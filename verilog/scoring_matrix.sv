==> flow/design.v <==
`timescale 1ns/1ps
module scoring_matrix #(
  parameter int N = 10
) (
  input  logic                   clk,
  input  logic                   rst_n,
  input  logic [N-1:0][1:0]       data_in,
  input  logic [N-1:0]            data_valid,
  output logic                    done,
  output logic [N-1:0][N-1:0][1:0] matrix_out
);
  logic [N-1:0] written_mask;
  always_ff @(posedge clk or negedge rst_n) begin
    if (!rst_n) begin
      done         <= 1'b0;
      written_mask <= '0;
      for (int r = 0; r < N; r++) begin
        for (int c = 0; c < N; c++) begin
          matrix_out[r][c] <= 2'b00;
        end
      end
    end else begin
      if (done && (data_valid != '0)) begin
        done         <= 1'b0;
        written_mask <= '0;
      end
      if (data_valid != '0) begin
        for (int c = 0; c < N; c++) begin
          if (data_valid[c]) begin
            for (int r = 0; r < N; r++) begin
              matrix_out[r][c] <= data_in[r];
            end
          end
        end
        if (done && (data_valid != '0)) begin
          written_mask <= data_valid;
        end else begin
          written_mask <= written_mask | data_valid;
        end
      end
      begin
        logic [N-1:0] next_mask;
        if (done && (data_valid != '0)) begin
          next_mask = data_valid;
        end else begin
          next_mask = written_mask | data_valid;
        end
        if (next_mask == {N{1'b1}}) begin
          done <= 1'b1;
        end
      end
    end
  end
endmodule
==> Tool chain data of scoring_matrix <==
The steps from the RTL of scoring_matrix to its reports follow in flow order.
Lines are those of the file above, counted from 1.
Operators carry their Yosys type and port widths (W data, S select, Z words).
Library cell names are shortened.
{ "setup": {"top": "scoring_matrix", "clock_port": "clk", "cell_library": "sky130hd", "pvt_corner": "tt_025C_1v80"} }

==> Word level <==
Yosys after proc, flatten, opt, wreduce and memory -nomap, before mapping. Memory bits, and registers merged into a memory's read port (data or address), are not among the register bits. Print and check cells are not counted. Equal cells are merged and count once.
{ "bits": {"clocked_rd_ports_x_width": 0, "latchBits": 0, "ramBits": 0, "romBits": 0, "mem_count": 0, "in_bits": 32, "wordCells": 123, "regBits": 211} }
{ "op_classes": {"n_eq": 1, "div": 0, "bitwise": 1, "n_mux": 5, "shift": 0, "mul": 0, "compare": 0, "addsub": 0, "n_reduce_logical": 14} }
{ "ops": {"columns": ["op", "count"], "rows": [
  ["$mux W10", 3],
  ["$reduce_and A2 Y1", 10],
  ["$eq A10 B10 Y1 const B", 1],
  ["$or A10 B10 Y10", 1],
  ["$reduce_bool A10 Y1", 1],
  ["$reduce_bool A2 Y1", 2],
  ["$mux W1", 2],
  ["$logic_and A1 B1 Y1", 1]
]} }

==> Logic depth <==
Longest topological path by Yosys (ltp), each cell counted once; first at word level (registers and memories cut), then after technology mapping (sequential cells cut; the memories' decode and read muxes count).
{ "depth": {"word_depth": 5, "ABC_AREA": 0, "depth_mapped": 5} }

==> After synthesis <==
Yosys stat after the flow's synthesis: flattened, memories mapped to cells. It holds for the ABC_AREA given above (unset counts as 0); a run with the other value may have another netlist.
{ "types": {"columns": ["type", "count", "type_area_um2"], "rows": [
  ["dfrtp_1", 211, 5.28E+03],
  ["mux2_2", 200, 2252.16],
  ["a21o_1", 10, 75.072],
  ["buf_1", 16, 60.058],
  ["o41ai_4", 1, 27.526],
  ["clkbuf_1", 4, 15.014],
  ["nand4_1", 2, 12.512],
  ["o31ai_2", 1, 12.512],
  ["or4_4", 1, 11.261],
  ["nand2_1", 2, 7.507],
  ["or4_1", 1, 7.507],
  ["nor4_1", 1, 6.256]
]} }
{ "mapped": {"mapped_area_um2": 7767.4, "n_buf": 20, "cell_count": 450, "ff_cells": 211, "seq_area_um2": 5280.1} }

==> Path before layout <==
Source: OpenSTA report_checks on the synthesized netlist (no wires, ideal clock, input and output delay 20% of the period each), path of least setup slack; recovery checks are left aside. Register names are those of the netlist, which keeps one name where synthesis merged equal registers.
{ "synth_path": {"path_type": "input to register", "startpoint": "input data_valid[6]", "endpoint": "register done", "tclk_ns": 2.33, "t_arrival_ns": 1.972, "t_first_pin_ns": 0.466, "slack_ns": 0.266, "path_buffers": 0, "delay_ns": 1.598, "in_delay_ns": 0.466, "stages": 5, "setup_time_ns": 0.092, "period_less_setup_slack_ns": 2.064} }
"delay_ns" is the arrival time less input delay plus setup time.
"stages" counts driving pins, that of a launching flip-flop among them; a cell with two outputs on the path counts twice.
"period_less_setup_slack_ns" = period - worst setup slack (recovery checks aside). The figure is calculated, with input and output delays left at 20% of the set period.
Between the ends stands the longest chain of elaborated cells between them, by number of cells; it is not shown to be the way that was timed. Of several equally long chains one is given.
Each line given opens the expression or statement behind the cell; cells for indexed reads and writes are added by Yosys, which also makes memories of some case tables.
At most two assigning lines are given for a register; there are more.
{ "synth_via": {"cell_sequence": "or4_4 > o41ai_4 > a21o_1 > nand4_1 > o31ai_2", "elab_chain_cells": 5, "cone_cells": 8, "cone_classes": "eq/ne: 1; mux: 3; logic: 1; reduce/logical: 3"} }
{ "synth_rtl": {"columns": ["element", "line", "source"], "rows": [
  ["start, declared", 8, "input  logic [N-1:0]            data_valid,"],
  ["$reduce_bool A10 Y1", 43, "if (done && (data_valid != '0)) begin"],
  ["$logic_and A1 B1 Y1", 43, null],
  ["$mux W10", 43, null],
  ["$eq A10 B10 Y1", 48, "if (next_mask == {N{1'b1}}) begin"],
  ["$mux W1", 48, null],
  ["end, assigned", 24, "done         <= 1'b0;"],
  ["end, assigned", 49, "done <= 1'b1;"],
  ["end, declared", 9, "output logic                    done,"]
]} }

==> Path in the finished layout <==
Path of least setup slack in the final report of run 1 (OpenROAD, finished layout, wires in). Where an end is a register, its clock arrival counts in the times.
{ "layout_path": {"path_type": "input to register", "startpoint": "input data_valid[0]", "endpoint": "register done", "t_first_pin_ns": 0.48, "slack_ns": 0.24, "stages": 7, "tclk_ns": 2.39, "path_buffers": 2, "t_arrival_ns": 2.55, "in_delay_ns": 0.48, "setup_time_ns": 0.09} }
Between the ends stands the longest chain of elaborated cells between them, by number of cells; it is not shown to be the way that was timed. Of several equally long chains one is given.
At most two assigning lines are given for a register; there are more.
{ "layout_via": {"cell_sequence": "clkdlybuf4s50_1 > or4_1 > o41ai_4 > buf_4 > a21o_1 > nand4_1 > o31ai_2", "elab_chain_cells": 5, "cone_cells": 8, "cone_classes": "eq/ne: 1; mux: 3; logic: 1; reduce/logical: 3"} }
{ "layout_rtl": {"columns": ["element", "line", "source"], "rows": [
  ["start, declared", 8, "input  logic [N-1:0]            data_valid,"],
  ["$reduce_bool A10 Y1", 43, "if (done && (data_valid != '0)) begin"],
  ["$logic_and A1 B1 Y1", 43, null],
  ["$mux W10", 43, null],
  ["$eq A10 B10 Y1", 48, "if (next_mask == {N{1'b1}}) begin"],
  ["$mux W1", 48, null],
  ["end, assigned", 24, "done         <= 1'b0;"],
  ["end, assigned", 49, "done <= 1'b1;"],
  ["end, declared", 9, "output logic                    done,"]
]} }

scoring_matrix through Yosys and OpenROAD on sky130hd: 2 stored runs, unordered, with their settings and measured results. The constraints put input and output delay at 20% of the set period each and load the outputs with 0.01 pF.
"period_less_ws_ns" = clock period - worst setup slack. The figure is calculated, with input and output delays left at 20% of the set period.
"timing.worst_path_ns" = time allowed to the worst setup path (clock period - input delay - output delay, where it has them) - its slack; a late launch clock adds to it, a late capture clock takes from it.
By "power.total_w" is meant OpenSTA's value without simulated activity: inputs other than the clock are taken to toggle once in ten clock periods, and the tool carries that through the logic.
[
  {
    "run": "run 1",
    "settings": { "period_ns": 2.39, "CORE_UTILIZATION": 47, "CAP_MARGIN": 20, "CORE_MARGIN": 2, "SLEW_MARGIN": 20 },
    "results": { "period_less_ws_ns": 2.146, "power.total_w": 0.009272, "post_synth_area_um2": 7767.4, "timing.setup.ws_ns": 0.244, "timing.worst_path_ns": 1.67, "worstPathKind": "input to register", "die_um2": 17570.8, "util_pct": 70.0 }
  },
  {
    "run": "run 2",
    "settings": { "period_ns": 3.39, "CORE_UTILIZATION": 50, "SETUP_SLACK_MARGIN": -0.04, "PLACE_DENSITY_LB_ADDON": 0.16, "TNS_END_PERCENT": 80, "GPL_TIMING_DRIVEN": 1, "GPL_ROUTABILITY_DRIVEN": 0, "CAP_MARGIN": 20, "SLEW_MARGIN": 40, "CORE_MARGIN": 2 },
    "results": { "period_less_ws_ns": 2.558, "power.total_w": 0.006406, "post_synth_area_um2": 7767.4, "timing.setup.ws_ns": 0.832, "timing.worst_path_ns": 1.88, "worstPathKind": "input to register", "die_um2": 16548.2, "util_pct": 72.8 }
  }
]
